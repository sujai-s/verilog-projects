==> flow/design.v <==
module crc_generator #(parameter WIDTH = 8, parameter POLY = 8'h07) (
    input wire clk,
    input wire reset,
    input wire data_valid,
    input wire [7:0] data_in,
    output reg [WIDTH-1:0] crc_out
);
    reg [WIDTH-1:0] crc;
    always @(posedge clk or posedge reset) begin
        if (reset) begin
            crc <= 0;
        end else if (data_valid) begin
            crc <= next_crc(crc, data_in);
        end
    end
    always @(*) begin
        crc_out = crc;
    end
    function [WIDTH-1:0] next_crc;
        input [WIDTH-1:0] current_crc;
        input [7:0] data_byte;
        reg [WIDTH-1:0] temp_crc;
        reg [7:0] temp_data;
        integer i;
        begin
            temp_crc = current_crc;
            temp_data = data_byte;
            for (i = 0; i < 8; i = i + 1) begin
                if ((temp_crc[WIDTH-1] ^ temp_data[7]) == 1'b1)
                    temp_crc = (temp_crc << 1) ^ POLY;
                else
                    temp_crc = temp_crc << 1;
                temp_data = temp_data << 1;
            end
            next_crc = temp_crc;
        end
    endfunction
endmodule
# ---- Step by step through the tools: crc_generator
# Tool output for the design above, in the order of the flow.
# Line numbers count from 1 in the design file above.
# Operators carry their Yosys type and port widths (W data, S select, Z words).
# Cell names lack the library's common part.
# The mark -- stands for no value.
dict set report inputs {
  top {crc_generator}
  clk_port {clk}
  library {sky130hd}
  lib_corner {tt_025C_1v80}
}

# ---- After elaboration
# Source: Yosys, flattened and elaborated, memories not mapped. Widths are those after wreduce. Registers that Yosys merges into a memory's read port (data or address) are not register bits. Print and check cells do not count. Equal cells are merged and count once.
dict set report bits {
  regBits 8
  output_inout_bits 8
}
dict set report op_classes {
  mux 15
  n_logic 16
}
# operator n
set ops {}
lappend ops {{$mux W8} 7}
lappend ops {{$not A3 Y3} 8}
lappend ops {{$mux W3} 8}
lappend ops {{$xor A1 B1 Y1} 8}

# ---- Longest topological paths
# Longest topological path by Yosys (ltp), each cell counted once; first at word level (registers and memories cut), then after technology mapping (sequential cells cut; the memories' decode and read muxes count).
dict set report depth {
  word_depth 23
  ABC_AREA 1
  ltp_mapped 11
  ltp_nobuf 11
}

# ---- Netlist
# The flow's flattened synthesis, as Yosys stat reports it; memories are mapped. The netlist is that of the ABC_AREA named above (0 if unset); the other value can give another one.
dict set report synth_totals {
  stdcells 99
  area_um2 621.8
  flip_flops 8
  n_buf 1
}
# cell n type_area_um2
set by_type {}
lappend by_type {nand2_1 54 202.694}
lappend by_type {dfrtp_1 8 200.192}
lappend by_type {inv_1 14 52.55}
lappend by_type {nand3_1 9 45.043}
lappend by_type {xor2_1 4 35.034}
lappend by_type {xnor2_2 2 32.531}
lappend by_type {xnor2_1 2 17.517}
lappend by_type {buf_6 1 11.261}
lappend by_type {o22ai_1 1 6.256}
lappend by_type {or2_1 1 6.256}
lappend by_type {o21ai_0 1 5.005}
lappend by_type {inv_2 1 3.754}
lappend by_type {nor2_1 1 3.754}

# ---- Path before layout
# OpenSTA on the mapped netlist: ideal clock, no wires. The path of least setup slack (recovery checks aside). Input and output delay are each 20% of the period. Register names are those of the netlist, which keeps one name where synthesis merged equal registers.
dict set report synth_timing {
  path_type {register -> register}
  start {register crc[5]}
  end {register crc[6]}
  clock_period_ns 1.63
  setup_ns 0.117
  arrival_time_ns 1.092
  t_required_ns 1.513
  setup_slack_ns 0.420
  delay_ns 1.209
  stages 6
  n_path_buf 0
  period_less_setup_slack_ns 1.21
}
# "delay_ns" is the arrival time less input delay plus setup time.
# "stages": output pins that drive a net of the path, with the launching flip-flop's if there is one; two outputs of one cell count as two.
# "period_less_setup_slack_ns" is the clock period less the worst setup slack; recovery checks do not enter. This is arithmetic on one report: input and output delays are still those of the set period (20% each).
# The rows between start and end are the longest chain of elaborated cells between them; the timing report does not say that the signal goes this way. Where chains are equally long, one stands for them.
# A line is the first line of the expression or statement that the cell stems from. Yosys adds cells for indexed reads and writes and turns some case tables into memories.
dict set report synth_between {
  path_cell_list {dfrtp_1 xnor2_2 xor2_1 or2_1 nand3_1 nand2_1}
  elab_chain_len 11
}
# element line_no
set synth_rtl {}
lappend synth_rtl {{start, declared} 8} ;# reg [WIDTH-1:0] crc;
lappend synth_rtl {{start, assigned} 11} ;# crc <= 0;
lappend synth_rtl {{start, assigned} 13} ;# crc <= next_crc(crc, data_in);
lappend synth_rtl {{$mux W8 x2} 12} ;# end else if (data_valid) begin
lappend synth_rtl {{$xor A1 B1 Y1} 29} ;# if ((temp_crc[WIDTH-1] ^ temp_data[7]) == 1'b1)
lappend synth_rtl {{$mux W3} 29}
lappend synth_rtl {{$mux W8} 12}
lappend synth_rtl {{$not A3 Y3} --}
lappend synth_rtl {{$mux W3} 29}
lappend synth_rtl {{$mux W8 x4} 12}
lappend synth_rtl {{end, assigned} 11}
lappend synth_rtl {{end, assigned} 13}
lappend synth_rtl {{end, declared} 8}

; Record of 2 stored runs of the RTL-to-layout flow on crc_generator, platform sky130hd. The runs are unordered. Constraints: input delay and output delay 20% of the set period each, output load 0.01 pF.

[job 1: settings]
period_ns = 3.4
CORE_UTILIZATION = 55
SETUP_SLACK_MARGIN = 1.0
PLACE_DENSITY = 0.51
CORE_ASPECT_RATIO = 1.46
CELL_PAD_IN_SITES_GLOBAL_PLACEMENT = 2
CELL_PAD_IN_SITES_DETAIL_PLACEMENT = 0
ABC_AREA = 1
GPL_TIMING_DRIVEN = 0
MIN_ROUTING_LAYER = met1
MAX_ROUTING_LAYER = met5
CAP_MARGIN = 20
CORE_MARGIN = 2
SLEW_MARGIN = 20
[job 1: results]
outcome = did not finish, floorplanning stopped with PDN-0185

[job 2: settings]
period_ns = 3.28
CORE_UTILIZATION = 52
SETUP_SLACK_MARGIN = -0.07
PLACE_DENSITY = 0.74
CORE_ASPECT_RATIO = 1.92
CORE_MARGIN = 6
CELL_PAD_IN_SITES_GLOBAL_PLACEMENT = 1
CELL_PAD_IN_SITES_DETAIL_PLACEMENT = 1
TNS_END_PERCENT = 5
GPL_TIMING_DRIVEN = 0
GPL_ROUTABILITY_DRIVEN = 0
CTS_CLUSTER_DIAMETER = 287
SLEW_MARGIN = 25
MAX_ROUTING_LAYER = met5
CAP_MARGIN = 20
[job 2: results]
outcome = did not finish, floorplanning stopped with PDN-0185
