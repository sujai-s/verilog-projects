==> flow/design.v <==
module uart_rx (
    input wire clk,
    input wire rst_n,
    input wire rx_in,
    output reg [7:0] rx_data,
    output reg rx_data_ready
);
    parameter BAUD_TICKS = 434; 
    reg [3:0] bit_index;
    reg [15:0] baud_count;
    reg [7:0] rx_shift_reg;
    reg [1:0] state;
    reg rx_in_sync;
    localparam IDLE = 2'b00, START = 2'b01, DATA = 2'b10, STOP = 2'b11;
    always @(posedge clk or negedge rst_n) begin
        if (!rst_n) begin
            rx_data <= 8'd0;
            rx_data_ready <= 0;
            state <= IDLE;
            baud_count <= 0;
            bit_index <= 0;
        end else begin
            rx_data_ready <= 0;
            rx_in_sync <= rx_in;
            case (state)
                IDLE: begin
                    if (rx_in_sync == 0) begin  
                        baud_count <= BAUD_TICKS / 2;
                        bit_index <= 0;
                        state <= START;
                    end
                end
                START: begin
                    if (baud_count > 0)
                        baud_count <= baud_count - 1;
                    else begin
                        baud_count <= BAUD_TICKS - 1;
                        state <= DATA;
                    end
                end
                DATA: begin
                    if (baud_count > 0)
                        baud_count <= baud_count - 1;
                    else begin
                        baud_count <= BAUD_TICKS - 1;
                        rx_shift_reg <= {rx_in_sync, rx_shift_reg[7:1]};
                        if (bit_index == 7)
                            state <= STOP;
                        else
                            bit_index <= bit_index + 1;
                    end
                end
                STOP: begin
                    if (baud_count > 0)
                        baud_count <= baud_count - 1;
                    else begin
                        rx_data <= rx_shift_reg;
                        rx_data_ready <= 1;
                        state <= IDLE;
                    end
                end
            endcase
        end
    end
endmodule
### Step by step through the tools: uart_rx

Tool output for the design above, in the order of the flow.
Line numbers count from 1 in the design file above.
Cell names lack the library's common part.
The mark - stands for no value.

| design | value |
|---|---|
| top module | uart_rx |
| clock input | clk |
| standard-cell library | sky130hd |
| corner | tt_025C_1v80 |

### After elaboration

Yosys after proc, flatten, opt, wreduce and memory -nomap, before mapping. Memory bits, and registers merged into a memory's read port (data or address), are not among the register bits. Print and check cells are not counted. Equal cells are merged and count once.

| storage and ports | value |
|---|---|
| flip-flop bits (word level) | 40 |
| bits of input ports | 3 |
| output and inout port bits | 9 |
| word-level cells | 47 |

| cells by class | value |
|---|---|
| $add $sub $neg | 2 |
| order comparisons | 1 |
| equal/unequal tests | 11 |
| muxes and demuxes | 16 |
| bitwise gates (word level) | 1 |
| reduce/logical cells | 9 |

Operators with widths:

| kind | count |
|---|---|
| 16-bit parallel mux with 3-bit select | 1 |
| 16-bit 2-to-1 mux | 3 |
| 16-bit by 1-bit subtractor with 16-bit output (second input constant) | 1 |
| 16-bit by 1-bit greater-than comparator with 1-bit output (second input constant) | 1 |
| 2-bit != test (second input constant) | 7 |
| 4-bit 2-to-1 mux | 3 |
| 2-bit 2-to-1 mux | 5 |
| 4-bit parallel mux with 2-bit select | 1 |
| 2-bit parallel mux with 4-bit select | 1 |
| 3-bit AND reduction | 2 |
| 6-bit AND reduction | 1 |
| 2-bit == test (second input constant) | 2 |
| 4-bit by 1-bit adder with 4-bit output (second input constant) | 1 |
| 4-bit by 3-bit == test with 1-bit output (second input constant) | 1 |
| 4-bit AND reduction | 1 |
| 4-bit nonzero test | 1 |
| 2-bit by 1-bit == test with 1-bit output (second input constant) | 1 |
| 2-bit zero test | 1 |
| 2-bit AND reduction | 1 |
| 2-bit nonzero test | 1 |
| 2-bit OR reduction | 1 |
| 1-bit 2-to-1 mux | 2 |
| 1-bit inverter | 1 |

### Longest topological paths

Longest topological path by Yosys (ltp), each cell counted once; first at word level (registers and memories cut), then after technology mapping (sequential cells cut; the memories' decode and read muxes count).

| depth | value |
|---|---|
| depth after elaboration | 4 |
| ABC_AREA | 1 |
| gate-level depth with buffers | 10 |

### Netlist

Source: synth_stat.txt of the flow (Yosys; design flattened, memories mapped). It holds for the ABC_AREA given above (unset counts as 0); a run with the other value may have another netlist.
The area totals of this step are shown rounded.

Cell types:

| type | count |
|---|---|
| dfrtp_1 | 32 |
| nand2_1 | 82 |
| edfxtp_1 | 9 |
| inv_1 | 23 |
| nor2_1 | 20 |
| nand3_1 | 12 |
| o21ai_1 | 9 |
| o21ai_0 | 8 |
| ha_1 | 3 |
| nand2_2 | 6 |
| nand3_4 | 2 |
| xor2_1 | 4 |
| nor2_4 | 3 |
| nor2_2 | 5 |
| dfstp_2 | 1 |
| xnor2_1 | 3 |
| nand4_1 | 4 |
| buf_6 | 2 |

Other cell types: 12; their cells: 22.

| mapped netlist | value |
|---|---|
| cells in the netlist | 250 |
| synthesis area | 2,140 um^2 |
| flip-flops | 42 |
| buffers | 2 |

### Timing after synthesis

Source: OpenSTA report_checks on the synthesized netlist (no wires, ideal clock, input and output delay 20% of the period each), path of least setup slack; recovery checks are left aside. Register names are those of the netlist, which keeps one name where synthesis merged equal registers.

| path after synthesis | value |
|---|---|
| kind | reg2reg |
| start | reg baud_count[0] |
| end | reg rx_shift_reg[0] |
| period | 2,520 ps |
| time at the first pin | 0 ps |
| data arrival time | 1,383 ps |
| required time | 2,150 ps |
| slack | 766 ps |
| path delay | 1,753 ps |
| stages on the path | 7 |
| buffers on the path | 0 |
| synthesis period reached | 1,754 ps |

"path delay" = arrival - input delay + setup time.
"stages on the path" counts driving pins, that of a launching flip-flop among them; a cell with two outputs on the path counts twice.
"synthesis period reached" is the clock period less the worst setup slack; recovery checks do not enter. This is arithmetic on one report: input and output delays are still those of the set period (20% each).
The rows between start and end are the longest chain of elaborated cells between them; the timing report does not say that the signal goes this way. Where chains are equally long, one stands for them.
A line is the first line of the expression or statement that the cell stems from. Yosys adds cells for indexed reads and writes and turns some case tables into memories.
At most two assigning lines are given for a register; there are more.

| on the way, after synthesis | value |
|---|---|
| cell sequence | dfrtp_1 -> inv_1 -> ha_1 -> nand3_1 -> nor2_4 -> nand2_2 -> nor2_1 |
| cells in the longest elaborated chain | 3 |
| elaborated cells between the ends (all ways) | 3 |
| classes of those cells | compare (1); logic (1); reduce/logical (1) |

Ends and longest elaborated chain, after synthesis:

| item | RTL line | text |
|---|---|---|
| start, declared | 10 | `reg [15:0] baud_count;` |
| start, assigned | 28 | `baud_count <= BAUD_TICKS / 2;` |
| start, assigned | 35 | `baud_count <= baud_count - 1;` |
| 16-bit by 1-bit greater-than comparator with 1-bit output | 42 | `if (baud_count > 0)` |
| 1-bit inverter | - |  |
| 3-bit AND reduction | - |  |
| end, assigned | 46 | `rx_shift_reg <= {rx_in_sync, rx_shift_reg[7:1]};` |
| end, declared | 11 | `reg [7:0] rx_shift_reg;` |

### Worst path after layout

Path of least setup slack in the final report of stored run 1 (OpenROAD, finished layout, wires in). Where an end is a register, its clock arrival counts in the times.
The path's times are printed in steps of 10 ps; the period is the one set.

| path after layout | value |
|---|---|
| kind | reg2reg |
| start | reg baud_count[0] |
| end | reg rx_shift_reg[0] |
| period | 1,900 ps |
| time at the first pin | 290 ps |
| data arrival time | 1,670 ps |
| required time | 1,880 ps |
| slack | 210 ps |
| stages on the path | 7 |
| buffers on the path | 0 |

The rows between start and end are the longest chain of elaborated cells between them; the timing report does not say that the signal goes this way. Where chains are equally long, one stands for them.
At most two assigning lines are given for a register; there are more.

| on the way, after layout | value |
|---|---|
| cell sequence | dfrtp_1 -> inv_2 -> ha_1 -> nand3_1 -> nor2_4 -> nand2_2 -> nor2_4 |
| cells in the longest elaborated chain | 3 |
| elaborated cells between the ends (all ways) | 3 |
| classes of those cells | compare (1); logic (1); reduce/logical (1) |

Ends and longest elaborated chain, after layout:

| item | RTL line | text |
|---|---|---|
| start, declared | 10 | `reg [15:0] baud_count;` |
| start, assigned | 28 | `baud_count <= BAUD_TICKS / 2;` |
| start, assigned | 35 | `baud_count <= baud_count - 1;` |
| 16-bit by 1-bit greater-than comparator with 1-bit output | 42 | `if (baud_count > 0)` |
| 1-bit inverter | - |  |
| 3-bit AND reduction | - |  |
| end, assigned | 46 | `rx_shift_reg <= {rx_in_sync, rx_shift_reg[7:1]};` |
| end, declared | 11 | `reg [7:0] rx_shift_reg;` |

uart_rx through Yosys and OpenROAD on sky130hd: 2 stored runs, unordered, with their settings and measured results. The constraints put input and output delay at 20% of the set period each and load the outputs with 0.01 pF.
"power consumption" is the tool's figure for a default switching activity; nothing was simulated.
The measured numbers are rounded.
Settings: . = not set for that run.

| run name | period_ns | CORE_UTILIZATION | SETUP_SLACK_MARGIN | CELL_PAD_IN_SITES_GLOBAL_PLACEMENT | CELL_PAD_IN_SITES_DETAIL_PLACEMENT | TNS_END_PERCENT | ABC_AREA | GPL_TIMING_DRIVEN | CTS_CLUSTER_SIZE | CTS_CLUSTER_DIAMETER | CAP_MARGIN | MAX_ROUTING_LAYER | CORE_MARGIN | SLEW_MARGIN | PLACE_DENSITY_LB_ADDON | GPL_ROUTABILITY_DRIVEN | MIN_ROUTING_LAYER | power consumption (W) | area of the synthesized netlist (um^2) | die outline area (um^2) | worst setup slack after layout (ps) | total negative slack (ps) | utilization after routing (%) |
|---|---|---|---|---|---|---|---|---|---|---|---|---|---|---|---|---|---|---|---|---|---|---|---|
| stored run 1 | 1.9 | 18 | 0.07 | 1 | 2 | 75 | 1 | 0 | 16 | 220 | 30 | met4 | 2 | 20 | . | . | . | 0.00183 | 2,140 | 12,800 | 208 | 0 | 22.8 |
| stored run 2 | 3.5 | 24 | . | . | . | 25 | . | . | 95 | . | 20 | met5 | 5 | 5 | 0.06 | 1 | met2 | 0.000856 | 2,270 | 11,500 | 1,100 | 0 | 27.8 |
